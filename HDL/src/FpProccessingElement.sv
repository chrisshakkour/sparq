==> flow/design.v <==
`timescale 1ns/1ns
module FpAdder
  #(
    parameter integer  W_MANTISSA = 8,
    parameter integer  W_EXPONENT = 8,
    localparam integer W_FP_NUMBER = W_MANTISSA + W_EXPONENT + 1  
    )
   (
    input logic [W_FP_NUMBER-1:0]  in_a,
    input logic [W_FP_NUMBER-1:0]  in_b,
    output logic [W_FP_NUMBER-1:0] out_x,
    output logic 		   overflow,
    output logic 		   underflow,
    output logic 		   exception
    );
   logic 			   sign_of_a;
   logic 			   sign_of_b;
   logic 			   sign_of_x;
   logic [W_EXPONENT-1:0] 	   exponent_of_a;
   logic [W_EXPONENT-1:0] 	   exponent_of_b;
   logic [W_EXPONENT-1:0] 	   exponent_of_x;
   logic [W_EXPONENT:0] 	   exponent_of_x_result;
   logic 			   exponent_of_a_is_zero;
   logic 			   exponent_of_b_is_zero;
   logic [W_EXPONENT-1:0] 	   exponent_bias;
   logic [W_MANTISSA-1:0] 	   mantissa_of_a;
   logic [W_MANTISSA-1:0] 	   mantissa_of_b;
   logic [W_MANTISSA-1:0] 	   mantissa_of_x;
   logic [W_MANTISSA:0] 	   mantissa_of_a_extended;
   logic [W_MANTISSA:0] 	   mantissa_of_b_extended;
   assign sign_of_a		= in_a[W_FP_NUMBER-1];
   assign sign_of_b		= in_b[W_FP_NUMBER-1];
   assign exponent_bias         = {1'b0, {(W_EXPONENT-1){1'b1}}};
   assign exponent_of_a		= in_a[W_MANTISSA+:W_EXPONENT];
   assign exponent_of_b		= in_b[W_MANTISSA+:W_EXPONENT];
   assign exponent_of_a_is_zero = (exponent_of_a=='0);
   assign exponent_of_b_is_zero = (exponent_of_b=='0);
   assign exception             = (exponent_of_a=='1) | (exponent_of_b=='1);
endmodule  
`timescale 1ns/1ns
module FpMult
  #(
    parameter integer  W_MANTISSA = 8,
    parameter integer  W_EXPONENT = 8,
    localparam integer W_FP_NUMBER = W_MANTISSA + W_EXPONENT + 1  
    )
   (
    input logic [W_FP_NUMBER-1:0]  in_a,
    input logic [W_FP_NUMBER-1:0]  in_b,
    output logic [W_FP_NUMBER-1:0] out_x,
    output logic 		   overflow,
    output logic 		   underflow,
    output logic 		   exception
    );
   logic 			   round;
   logic 			   sign_of_a;
   logic 			   sign_of_b;
   logic 			   sign_of_x;
   logic [W_EXPONENT-1:0] 	   exponent_of_a;
   logic [W_EXPONENT-1:0] 	   exponent_of_b;
   logic [W_EXPONENT-1:0] 	   exponent_of_x;
   logic [W_EXPONENT:0] 	   exponent_of_x_result;
   logic 			   exponent_of_a_is_zero;
   logic 			   exponent_of_b_is_zero;
   logic [W_EXPONENT-1:0] 	   exponent_bias;
   logic [W_MANTISSA-1:0] 	   mantissa_of_a;
   logic [W_MANTISSA-1:0] 	   mantissa_of_b;
   logic [W_MANTISSA-1:0] 	   mantissa_of_x;
   logic [W_MANTISSA:0] 	   mantissa_of_a_extended;
   logic [W_MANTISSA:0] 	   mantissa_of_b_extended;
   logic 			   mantissa_mult_overflow;
   logic [(2*(W_MANTISSA+1))-1:0]  mantissa_mult_a_b;
   logic [(2*(W_MANTISSA+1))-1:0]  mantissa_mult_a_b_shifted;
   assign sign_of_a		= in_a[W_FP_NUMBER-1];
   assign sign_of_b		= in_b[W_FP_NUMBER-1];
   assign sign_of_x		= sign_of_a ^ sign_of_b;
   assign exponent_bias         = {1'b0, {(W_EXPONENT-1){1'b1}}};
   assign exponent_of_a		= in_a[W_MANTISSA+:W_EXPONENT];
   assign exponent_of_b		= in_b[W_MANTISSA+:W_EXPONENT];
   assign exponent_of_a_is_zero = (exponent_of_a=='0);
   assign exponent_of_b_is_zero = (exponent_of_b=='0);
   assign exception             = (exponent_of_a=='1) | (exponent_of_b=='1);
   assign exponent_of_x = exponent_of_x_result[W_EXPONENT-1:0];
   always_comb begin
      exponent_of_x_result  = (exponent_of_a + exponent_of_b) - exponent_bias;   
      if(mantissa_mult_overflow) 
	exponent_of_x_result += 1;
   end
   assign mantissa_of_a		 = in_a[W_MANTISSA-1:0];
   assign mantissa_of_b		 = in_b[W_MANTISSA-1:0];
   assign mantissa_of_a_extended = {~exponent_of_a_is_zero, mantissa_of_a}; 
   assign mantissa_of_b_extended = {~exponent_of_b_is_zero, mantissa_of_b}; 
   assign mantissa_mult_a_b      = mantissa_of_a_extended * mantissa_of_b_extended;
   assign mantissa_mult_overflow    = mantissa_mult_a_b[(2*(W_MANTISSA+1))-1];
   assign mantissa_mult_a_b_shifted = (mantissa_mult_overflow ? mantissa_mult_a_b : mantissa_mult_a_b<<1);
   assign round                     = |mantissa_mult_a_b_shifted[W_MANTISSA-1:0];
   assign zero                      = (mantissa_of_x=='0) & (~exception);
   always_comb begin
      mantissa_of_x = mantissa_mult_a_b_shifted[(W_MANTISSA+1)+:W_MANTISSA];
      if(round & mantissa_mult_a_b_shifted[W_MANTISSA])
	mantissa_of_x += 1;      
   end
   assign overflow  = (~zero & (exponent_of_x_result[W_EXPONENT] & ~exponent_of_x_result[W_EXPONENT-1]));
   assign underflow = (~zero & (exponent_of_x_result[W_EXPONENT] & exponent_of_x_result[W_EXPONENT-1]));
   always_comb begin
      if(exception)      out_x = '0;
      else if(zero)      out_x = {sign_of_x, {W_FP_NUMBER-1{1'b0}}};
      else if(overflow)  out_x = {sign_of_x, {W_EXPONENT{1'b1}}, {W_MANTISSA{1'b1}}};
      else if(underflow) out_x = {sign_of_x, {W_FP_NUMBER-1{1'b0}}};
      else               out_x = {sign_of_x, exponent_of_x, mantissa_of_x};
   end
endmodule  
`timescale 1ns/1ns
module FpProccessingElement
  #(
    parameter integer  W_MANTISSA = 8,
    parameter integer  W_EXPONENT = 8,
    localparam integer W_FP_NUMBER = W_MANTISSA + W_EXPONENT + 1  
    )
   (
    input logic 		   clk,
    input logic 		   rstn,
    input logic 		   set_zero,
    input logic 		   set,
    input logic [W_FP_NUMBER-1:0]  set_value,
    input logic [W_FP_NUMBER-1:0]  in_a,
    input logic [W_FP_NUMBER-1:0]  in_b,
    output logic [W_FP_NUMBER-1:0] out_x,
    output logic 		   overflow,
    output logic 		   underflow,
    output logic 		   exception
    );
   logic [W_FP_NUMBER-1:0] 	   mult_result;
   logic [W_FP_NUMBER-1:0] 	   adder_result;
   logic [W_FP_NUMBER-1:0] 	   partial_sum;
   assign out_x          = partial_sum;
   assign adder_overflow = adder_result;
   always_ff @(posedge clk or negedge rstn) begin
      if(~rstn)         partial_sum <= '0;
      else if(set_zero) partial_sum <= '0;
      else if(set)      partial_sum <= set_value;
      else              partial_sum <= adder_result;
   end
   FpMult
     #(.W_MANTISSA (W_MANTISSA),
       .W_EXPONENT (W_EXPONENT))
   Multiplier_inst
     (
      .in_a      (in_a),
      .in_b      (in_b),
      .out_x     (mult_result),
      .overflow  (overflow),
      .underflow (underflow),
      .exception (exception)
      );
   FpAdder
     #(.W_MANTISSA (W_MANTISSA),
       .W_EXPONENT (W_EXPONENT))
   Adder_inst
     (
      .in_a    (mult_result),
      .in_b    (partial_sum),
      .out_x   (adder_result)
      );
endmodule  
* Step by step through the tools: FpProccessingElement
The steps from the RTL of FpProccessingElement to its reports follow in flow order.
Line numbers count from 1 in the design file above.
Library cell names are shortened.
The mark -- stands for no value.
- Top :: FpProccessingElement
- Clock input :: clk
- Cell library :: sky130hd
- Library corner :: tt_025C_1v80

* After elaboration
Yosys after proc, flatten, opt, wreduce and memory -nomap, before mapping. Enables and synchronous resets that opt folds into registers are not counted as muxes. Memory bits, and registers merged into a memory's read port (data or address), are not among the register bits. Print and check cells are not counted. Equal cells are merged and count once.
- Elaborated cells :: 29
- Register bits after elaboration :: 17
- Reductions and logical operators :: 4
- Equality and inequality tests :: 2
- Bitwise logic cells :: 12
- Multiply operators :: 1
- $add $sub $neg :: 4
- Muxes and demuxes :: 5
** Operators with widths (count)
- multiplier 9 x 9 -> 18 bit :: 1
- 2-to-1 mux 17 bit :: 3
- logical NOT 8 bit :: 3
- equality test 8 bit with constant B :: 2
- adder 8 x 8 -> 9 bit :: 1
- adder 9 x 1 -> 9 bit with constant B :: 1
- subtractor 9 x 7 -> 9 bit with constant B :: 1
- 2-to-1 mux 9 bit :: 1
- adder 8 x 1 -> 8 bit with constant B :: 1
- OR reduction 8 bit :: 1
- 2-to-1 mux 8 bit :: 1
- bitwise AND 1 bit :: 6
- NOT 1 bit :: 5
- OR 1 bit :: 1

* Logic depth
Yosys ltp: most cells in a row. Word level: on the elaborated netlist, between registers, memories and ports. Mapped: between sequential cells and ports; inverters and the memories' decode and read muxes count.
- Depth in word-level cells :: 11
- ABC_AREA :: 0
- Mapped depth :: 27

* Netlist
Yosys stat after the flow's synthesis: flattened, memories mapped to cells. It holds for the ABC_AREA given above (unset counts as 0); a run with the other value may have another netlist.
** Cells by type
- fa_1 :: count 51, area in all 1.02E+03 sq um
- ha_1 :: count 54, area in all 675.648 sq um
- dfrtp_1 :: count 17, area in all 425.408 sq um
- and2_1 :: count 49, area in all 306.544 sq um
- inv_1 :: count 80, area in all 300.288 sq um
- nand2_1 :: count 46, area in all 172.666 sq um
- nor2b_1 :: count 21, area in all 131.376 sq um
- xnor2_1 :: count 11, area in all 96.342 sq um
- a21oi_1 :: count 13, area in all 65.062 sq um
- o21ai_0 :: count 11, area in all 55.053 sq um
- nor4_1 :: count 8, area in all 50.048 sq um
- a21o_1 :: count 6, area in all 45.043 sq um
- nand3_1 :: count 9, area in all 45.043 sq um
- xor2_1 :: count 5, area in all 43.792 sq um
- nor2_1 :: count 11, area in all 41.29 sq um
- nand4_1 :: count 5, area in all 31.28 sq um
- nor3_1 :: count 5, area in all 25.024 sq um
- clkbuf_1 :: count 6, area in all 22.522 sq um
Not listed: further types 44, cells in them 58.
- Sequential area :: 0.0004254 sq mm
- Mapped area :: 0.0040614 sq mm
- Cell count :: 466
- Buffer cells :: 10
- Mapped flip-flops :: 17
By module: a second synthesis without flattening, with its own total; a netlist apart from the flattened one above.
- Cells (unflattened synthesis) :: 645
- Area total of the unflattened synthesis :: 0.0052638 sq mm
Rows give one instance, submodules left out.
** Modules
- FpMult :: cells 564, seq. area 0 sq mm, area 0.0043779 sq mm, instances 1
- FpProccessingElement :: cells 55, seq. area 0.0004254 sq mm, area 0.0006994 sq mm, instances 1
- FpAdder :: cells 26, seq. area 0 sq mm, area 0.0001864 sq mm, instances 1

* Worst setup path after synthesis
Path of least setup slack by OpenSTA after synthesis, without wires, with an ideal clock, recovery checks aside; 20% of the period is set as input and as output delay. Where synthesis merged equal registers, the netlist keeps one of their names.
- Path type :: input to output
- Start point :: in in_b[15]
- End point :: out underflow
- Input delay :: 3.180 ns
- Stages on the path :: 25
- Period :: 15.9 ns
- Path buffers :: 2
- Data required time :: 12.720 ns
- Time at the first pin :: 3.180 ns
- Path delay :: 5.406 ns
- Setup slack :: 4.134 ns
- Arrival :: 8.586 ns
- Synthesis period reached :: 11.766 ns
"path delay" = arrival - input delay + setup time.
A path that ends at an output port has no setup time.
"stages on the path": output pins that drive a net of the path, with the launching flip-flop's if there is one; two outputs of one cell count as two.
"synthesis period reached" is the clock period less the worst setup slack; recovery checks do not enter. This is arithmetic on one report: input and output delays are still those of the set period (20% each).
The rows between start and end are the longest chain of elaborated cells between them; the timing report does not say that the signal goes this way. Where chains are equally long, one stands for them.
A line is the first line of the expression or statement that the cell stems from. Yosys adds cells for indexed reads and writes and turns some case tables into memories.
- Cells stage by stage :: nor4_1 > nand2_1 > and2_1 > fa_1 > inv_1 > fa_1 > fa_1 > fa_1 > inv_1 > ha_1 > buf_2 > a21oi_1 > o21ai_2 > a22o_1 > a21o_1 > a21o_1 > buf_6 > mux2i_1 > ha_1 > xor2_1 > nand3_1 > a2bb2oi_1 > o32ai_2 > and3b_1 > a21oi_1
- Length of the longest elaborated chain :: 11
- Elaborated cells on any way between the ends :: 20
** Ends and longest elaborated chain, after synthesis
- start, declared :: RTL line 127 : input logic [W_FP_NUMBER-1:0]  in_b,
- logical NOT 8 bit :: RTL line 81 : assign exponent_of_b_is_zero = (exponent_of_b=='0);
- NOT 1 bit :: RTL line 92 : assign mantissa_of_b_extended = {~exponent_of_b_is_zero, mantissa_of_b};
- multiplier 9 x 9 -> 18 bit :: RTL line 93 : assign mantissa_mult_a_b      = mantissa_of_a_extended * mantissa_of_b_extended;
- 2-to-1 mux 17 bit :: RTL line 95 : assign mantissa_mult_a_b_shifted = (mantissa_mult_overflow ? mantissa_mult_a_b : mantissa_mult_a_b<<1);
- OR reduction 8 bit :: RTL line 96 : assign round                     = |mantissa_mult_a_b_shifted[W_MANTISSA-1:0];
- bitwise AND 1 bit :: RTL line 100 : if(round & mantissa_mult_a_b_shifted[W_MANTISSA])
- 2-to-1 mux 8 bit :: RTL line 100
- logical NOT 8 bit :: RTL line 97 : assign zero                      = (mantissa_of_x=='0) & (~exception);
- bitwise AND 1 bit :: RTL line 97
- NOT 1 bit :: RTL line 104 : assign underflow = (~zero & (exponent_of_x_result[W_EXPONENT] & exponent_of_x_result[W_EXPONENT-1]));
- bitwise AND 1 bit :: RTL line 104
- end, declared :: RTL line 130 : output logic underflow,

* Timing after layout
Path of least setup slack in the final report of run 1 (OpenROAD, finished layout, wires in). Where an end is a register, its clock arrival counts in the times.
- Path type :: input to output
- Start point :: in in_b[15]
- End point :: out overflow
- Period :: 8.66 ns
- Setup slack :: -0.18 ns
- Path buffers :: 4
- Stages on the path :: 25
- Input delay :: 1.73 ns
- Time at the first pin :: 1.73 ns
- Arrival :: 7.11 ns
- Data required time :: 6.93 ns
The rows between start and end are the longest chain of elaborated cells between them; the timing report does not say that the signal goes this way. Where chains are equally long, one stands for them.
- Cells stage by stage :: clkbuf_2 > nor4_4 > buf_4 > nand2_4 > nand2_2 > fa_1 > inv_1 > fa_1 > fa_1 > fa_1 > ha_4 > buf_6 > nand4b_1 > a21oi_2 > a21o_1 > a21o_1 > mux2i_1 > ha_2 > xor2_1 > nand3_1 > a2bb2oi_2 > o32ai_2 > and3b_2 > a22oi_2 > buf_2
- Length of the longest elaborated chain :: 11
- Elaborated cells on any way between the ends :: 21
** Ends and longest elaborated chain, post-layout
- start, declared :: RTL line 127 : input logic [W_FP_NUMBER-1:0]  in_b,
- logical NOT 8 bit :: RTL line 81 : assign exponent_of_b_is_zero = (exponent_of_b=='0);
- NOT 1 bit :: RTL line 92 : assign mantissa_of_b_extended = {~exponent_of_b_is_zero, mantissa_of_b};
- multiplier 9 x 9 -> 18 bit :: RTL line 93 : assign mantissa_mult_a_b      = mantissa_of_a_extended * mantissa_of_b_extended;
- 2-to-1 mux 17 bit :: RTL line 95 : assign mantissa_mult_a_b_shifted = (mantissa_mult_overflow ? mantissa_mult_a_b : mantissa_mult_a_b<<1);
- OR reduction 8 bit :: RTL line 96 : assign round                     = |mantissa_mult_a_b_shifted[W_MANTISSA-1:0];
- bitwise AND 1 bit :: RTL line 100 : if(round & mantissa_mult_a_b_shifted[W_MANTISSA])
- 2-to-1 mux 8 bit :: RTL line 100
- logical NOT 8 bit :: RTL line 97 : assign zero                      = (mantissa_of_x=='0) & (~exception);
- bitwise AND 1 bit :: RTL line 97
- NOT 1 bit :: RTL line 103 : assign overflow  = (~zero & (exponent_of_x_result[W_EXPONENT] & ~exponent_of_x_result[W_EXPONENT-1]));
- bitwise AND 1 bit :: RTL line 103
- end, declared :: RTL line 129 : output logic overflow,

Module FpProccessingElement, platform sky130hd: 2 stored runs of the flow (Yosys, OpenROAD) with differing settings, in no particular order. Input and output delays are each 20% of the period that was set; the output load is 0.01 pF.
"period reached" is the run's clock period less its worst setup slack. It is reckoned from that one timing run; input and output delays stay at 20% of the period that was set.
"critical setup path time" = time allowed to the worst setup path (clock period - input delay - output delay, where it has them) - its slack; a late launch clock adds to it, a late capture clock takes from it.
"power consumption" rests on the timing tool's default activity at the inputs, not on a simulated workload.

* Run 1
** Files
==> flow/run.sh <==
#!/bin/bash
# the make line also repeats the synthesis and layout settings of config.mk as NAME=value (left out here)
make -C /OpenROAD-flow-scripts/flow DESIGN_CONFIG=/design/flow/config.mk WORK_HOME=/design/flow/orfs CLKGATE_MAP_FILE= finish
==> flow/config.mk <==
export PLATFORM = sky130hd
export DESIGN_NAME = FpProccessingElement
export DESIGN_NICKNAME = FpProccessingElement
export VERILOG_FILES = /design/flow/design.v
export SDC_FILE = /design/flow/constraint.sdc
export NUM_CORES = 4
export LEC_CHECK = 0
export CAP_MARGIN = 20
export CELL_PAD_IN_SITES_GLOBAL_PLACEMENT = 0
export CORE_MARGIN = 2
export CORE_UTILIZATION = 46
export CTS_CLUSTER_DIAMETER = 90
export PLACE_DENSITY_LB_ADDON = 0.01
export SLEW_MARGIN = 20
export TNS_END_PERCENT = 15
==> flow/constraint.sdc <==
create_clock -name core_clock -period 8.66 [get_ports {clk}]
set_input_delay 1.7320 -clock core_clock [delete_from_list [all_inputs] [get_ports {clk}]]
set_output_delay 1.7320 -clock core_clock [all_outputs]
set_load 0.01 [all_outputs]
** Results
- Area of the synthesized netlist :: 0.0040614 sq mm
- Area inside the die boundary :: 0.0095971 sq mm
- Standard-cell area after layout :: 0.0058419 sq mm
- Utilization :: 67.6%
- Worst setup slack after layout :: -0.178 ns
- Setup TNS :: -0.329 ns
- Power consumption :: 0.001898 W
- Period reached :: 8.838 ns
- Critical setup path time :: 5.37 ns
- Worst setup path kind :: input to output

* Run 2
** Files
==> flow/run.sh <==
#!/bin/bash
# the make line also repeats the synthesis and layout settings of config.mk as NAME=value (left out here)
make -C /OpenROAD-flow-scripts/flow DESIGN_CONFIG=/design/flow/config.mk WORK_HOME=/design/flow/orfs CLKGATE_MAP_FILE= finish
==> flow/config.mk <==
export PLATFORM = sky130hd
export DESIGN_NAME = FpProccessingElement
export DESIGN_NICKNAME = FpProccessingElement
export VERILOG_FILES = /design/flow/design.v
export SDC_FILE = /design/flow/constraint.sdc
export NUM_CORES = 4
export LEC_CHECK = 0
export CAP_MARGIN = 20
export CORE_MARGIN = 2
export CORE_UTILIZATION = 40
export SETUP_SLACK_MARGIN = 2.05
export SLEW_MARGIN = 20
==> flow/constraint.sdc <==
create_clock -name core_clock -period 9.58 [get_ports {clk}]
set_input_delay 1.9160 -clock core_clock [delete_from_list [all_inputs] [get_ports {clk}]]
set_output_delay 1.9160 -clock core_clock [all_outputs]
set_load 0.01 [all_outputs]
** Results
- Area of the synthesized netlist :: 0.0040614 sq mm
- Area inside the die boundary :: 0.0109757 sq mm
- Standard-cell area after layout :: 0.0059457 sq mm
- Utilization :: 60.6%
- Worst setup slack after layout :: 0.301 ns
- Setup TNS :: 0.000 ns
- Power consumption :: 0.001696 W
- Period reached :: 9.279 ns
- Critical setup path time :: 5.45 ns
- Worst setup path kind :: input to output
