==> flow/design.v <==
`timescale 1ns/1ns
module IntAdder
  #(
    parameter integer  W_IN_A =8,
    parameter integer  W_IN_B =16,
    localparam integer W_MAX_OP = ((W_IN_A > W_IN_B) ? W_IN_A : W_IN_B),
    localparam integer W_OUT_X = W_MAX_OP + 1
    )
  (
   input logic [W_IN_A-1:0]   in_a,  
   input logic [W_IN_B-1:0]   in_b,  
   output logic [W_OUT_X-1:0] out_x
   );
  logic                       sign_of_a;
  logic [W_MAX_OP-1:0]        a_extended;
  logic [W_MAX_OP-1:0]        a_pre_adder;
  logic                       sign_of_b;
  logic [W_MAX_OP-1:0]        b_extended;
  logic [W_MAX_OP-1:0]        b_pre_adder;
  assign sign_of_a = in_a[W_IN_A-1];
  assign a_extended = (W_MAX_OP==W_IN_A) ? in_a : signed'(in_a);
  assign a_pre_adder = (sign_of_a ? -a_extended : a_extended);
  assign sign_of_b = in_b[W_IN_B-1];  
  assign b_extended = (W_MAX_OP==W_IN_B) ? in_b : signed'(in_b);
  assign b_pre_adder = (sign_of_b ? -b_extended : b_extended);
  assign out_x = a_pre_adder + b_pre_adder;
endmodule  
`timescale 1ns/1ns
module IntMult
  #(
    parameter integer  W_IN_A =8,
    parameter integer  W_IN_B =16,
    localparam integer W_OUT_X =W_IN_B+W_IN_A
    )
   (
    input logic [W_IN_A-1:0]   in_a,
    input logic [W_IN_B-1:0]   in_b,
    output logic [W_OUT_X-1:0] out_x
    );
   logic 		       sign_of_a;
   logic 		       sign_of_b;
   logic 		       sign_of_x;
   logic [W_IN_A-1:0] 	       in_a_unsigned;
   logic [W_IN_B-1:0] 	       in_b_unsigned;
   logic [W_OUT_X-1:0] 	       out_x_unsigned;
   assign sign_of_a		= in_a[W_IN_A-1];
   assign sign_of_b		= in_b[W_IN_B-1];
   assign sign_of_x		= sign_of_b^sign_of_a;      
   assign in_a_unsigned		= (sign_of_a) ? -in_a : in_a;   
   assign in_b_unsigned		= (sign_of_b) ? -in_b : in_b;
   assign out_x_unsigned	= in_a_unsigned * in_b_unsigned;
   assign out_x			= (sign_of_x) ? -out_x_unsigned : out_x_unsigned;      
endmodule  
`timescale 1ns/1ns
module IntProccessingElement
  #(
    parameter integer  W_IN_A =8,
    parameter integer  W_IN_B =16,
    localparam integer W_OUT_X =W_IN_B + W_IN_A
    )
   (
    input logic 	       clk,
    input logic 	       rstn,
    input logic 	       set_zero,
    input logic 	       set,
    input logic [W_OUT_X-1:0]  set_value,
    input logic [W_IN_A-1:0]   in_a,
    input logic [W_IN_B-1:0]   in_b,
    output logic [W_OUT_X-1:0] out_x,
    output logic 	       overflow	       
    );
   logic [W_OUT_X-1:0] 	       mult_results;
   logic [W_OUT_X:0] 	       adder_result;
   logic [W_OUT_X-1:0] 	       partial_sum;
   assign out_x          = partial_sum;
   assign overflow       = adder_result[W_OUT_X];
   always_ff @(posedge clk or negedge rstn) begin
      if(~rstn)         partial_sum <= '0;
      else if(set_zero) partial_sum <= '0;
      else if(set)      partial_sum <= set_value;
      else              partial_sum <= adder_result[W_OUT_X-1:0];
   end
   IntMult
     #(.W_IN_A (W_IN_A),
       .W_IN_B (W_IN_B))
   Multiplier_inst
     (
      .in_a    (in_a),
      .in_b    (in_b),
      .out_x   (mult_result)
      );
   IntAdder
     #(.W_IN_A (W_OUT_X),
       .W_IN_B (W_OUT_X))
   Adder_inst
     (
      .in_a    (mult_result),
      .in_b    (partial_sum),
      .out_x   (adder_result)
      );
endmodule  
Tool chain data of IntProccessingElement
What the tools print for IntProccessingElement, step after step.
Lines are those of the file above, counted from 1.
Operators: Yosys type, input widths -> output width; for muxes data width and select width s.
Library cell names are shortened.
{ "design": {"design": "IntProccessingElement", "clock_port": "clk", "cell_library": "sky130hd", "lib_corner": "tt_025C_1v80"} }

After elaboration
Yosys after proc, flatten, opt, wreduce and memory -nomap, before mapping. Enables and synchronous resets that opt folds into registers are not counted as muxes. Memory bits, and registers merged into a memory's read port (data or address), are not among the register bits. Print and check cells are not counted. Equal cells are merged and count once.
{ "word_totals": {"reg_bits": 24} }
{ "classes": {"n_addsub": 5, "multipliers": 1, "n_mux": 6, "n_logic": 1} }
{ "ops": {"columns": ["operator", "n"], "rows": [
  ["$mul 8x16->1", 1],
  ["$mux 24", 3],
  ["$add 1x24->25", 1],
  ["$neg 24->24", 1],
  ["$neg 16->16", 1],
  ["$mux 16", 1],
  ["$neg 8->8", 1],
  ["$mux 8", 1],
  ["$xor 1x1->1", 1],
  ["$neg 1->1", 1],
  ["$mux 1", 1]
]} }

Depth
Longest topological path by Yosys (ltp), each cell counted once; first at word level (registers and memories cut), then after technology mapping (sequential cells cut; the memories' decode and read muxes count).
{ "depth": {"word_depth": 8, "abc_area": 0, "depth_mapped": 12, "mapped_depth_nobuf": 10} }

Synthesis result
The flow's flattened synthesis, as Yosys stat reports it; memories are mapped. The netlist is that of the ABC_AREA named above (0 if unset); the other value can give another one.
{ "mapped": {"stdcells": 277, "mapped_area_um2": 2309.7, "ff_cells": 24, "buf_cells": 18} }
{ "types": {"columns": ["type", "n"], "rows": [
  ["dfrtp_1", 24],
  ["xnor2_1", 15],
  ["xor2_1", 14],
  ["nand2_1", 27],
  ["o31ai_1", 11],
  ["nor2_1", 19],
  ["a21oi_1", 12],
  ["nand3_1", 12],
  ["or4_1", 8],
  ["or3_1", 9],
  ["a2111oi_4", 2],
  ["o41ai_1", 5],
  ["o21ai_0", 8],
  ["ha_1", 3],
  ["nand2b_1", 5],
  ["nor4_1", 5],
  ["or2_2", 5],
  ["a221o_1", 3]
]} }
Other cell types: 46; their cells: 90.
The figures by module come from a second, unflattened synthesis with its own total; it is not the netlist above.
{ "hier_totals": {"hier_cells": 963, "area_unflattened_um2": 7963.9} }
Each row is one instance without its submodules.
{ "modules": {"columns": ["module", "n_inst", "n_cells", "area_um2", "seq_area_um2"], "rows": [
  ["IntMult", 1, 608, 4937.2, 0.0],
  ["IntAdder", 1, 277, 2033.2, 0.0],
  ["IntProccessingElement", 1, 78, 993.5, 600.6]
]} }

Timing after synthesis
Source: OpenSTA report_checks on the synthesized netlist (no wires, ideal clock, input and output delay 20% of the period each), path of least setup slack; recovery checks are left aside. Register names are those of the netlist, which keeps one name where synthesis merged equal registers.
{ "synth_timing": {"kind": "register to register", "startpoint": "register partial_sum[1]", "endpoint": "register partial_sum[23]", "period_ns": 4.87, "setup_ns": 0.094, "t_first_pin_ns": 0.000, "arrival_ns": 3.042, "t_required_ns": 4.776, "setup_slack_ns": 1.735, "delay_ns": 3.136, "stages": 10, "n_path_buf": 0, "period_less_setup_slack_ns": 3.135} }
"delay_ns" is the arrival time less input delay plus setup time.
"stages": output pins that drive a net of the path, with the launching flip-flop's if there is one; two outputs of one cell count as two.
"period_less_setup_slack_ns" is the clock period less the worst setup slack; recovery checks do not enter. This is arithmetic on one report: input and output delays are still those of the set period (20% each).
Between the ends stands the longest chain of elaborated cells between them, by number of cells; it is not shown to be the way that was timed. Of several equally long chains one is given.
A line is the first line of the expression or statement that the cell stems from. Yosys adds cells for indexed reads and writes and turns some case tables into memories.
At most two assigning lines are given for a register; there are more.
{ "synth_between": {"cell_sequence": "dfrtp_1 inv_1 ha_1 or4b_4 nand4b_1 o31ai_1 xor2_1 or3_1 or4_1 a221oi_2", "elab_chain_len": 5, "cone_cells": 5, "lines_between": 4, "cone_classes": "add/sub (2); mux (3)"} }
{ "synth_rtl": {"columns": ["item", "line_no", "source"], "rows": [
  ["start: declaration", 74, "logic [W_OUT_X-1:0] partial_sum;"],
  ["start: assignment", 80, "else if(set)      partial_sum <= set_value;"],
  ["start: assignment", 81, "else              partial_sum <= adder_result[W_OUT_X-1:0];"],
  ["$neg 24->24", 25, "assign b_pre_adder = (sign_of_b ? -b_extended : b_extended);"],
  ["$mux 24", 25, null],
  ["$add 1x24->25", 26, "assign out_x = a_pre_adder + b_pre_adder;"],
  ["$mux 24", 80, null],
  ["$mux 24", 79, "else if(set_zero) partial_sum <= '0;"],
  ["end: assignment", 80, null],
  ["end: assignment", 81, null],
  ["end: declaration", 74, null]
]} }

# Flow runs of IntProccessingElement

Record of 2 stored runs of the RTL-to-layout flow on IntProccessingElement, platform sky130hd. The runs are unordered. Constraints: input delay and output delay 20% of the set period each, output load 0.01 pF.

settings of run 1
{
  "period_ns": 2.09,
  "CORE_UTILIZATION": 70,
  "CORE_ASPECT_RATIO": 0.86,
  "SLEW_MARGIN": 25,
  "MIN_ROUTING_LAYER": "met2",
  "CAP_MARGIN": 20,
  "CORE_MARGIN": 2
}
report of run 1: did not finish, place, GPL-0301

settings of run 2
{
  "period_ns": 5.38,
  "CORE_UTILIZATION": 64,
  "PLACE_DENSITY": 0.56,
  "CORE_ASPECT_RATIO": 0.96,
  "CORE_MARGIN": 10,
  "CELL_PAD_IN_SITES_GLOBAL_PLACEMENT": 3,
  "GPL_TIMING_DRIVEN": 1,
  "CAP_MARGIN": 25,
  "MAX_ROUTING_LAYER": "met4",
  "SLEW_MARGIN": 20
}
report of run 2: did not finish, place, GPL-0301
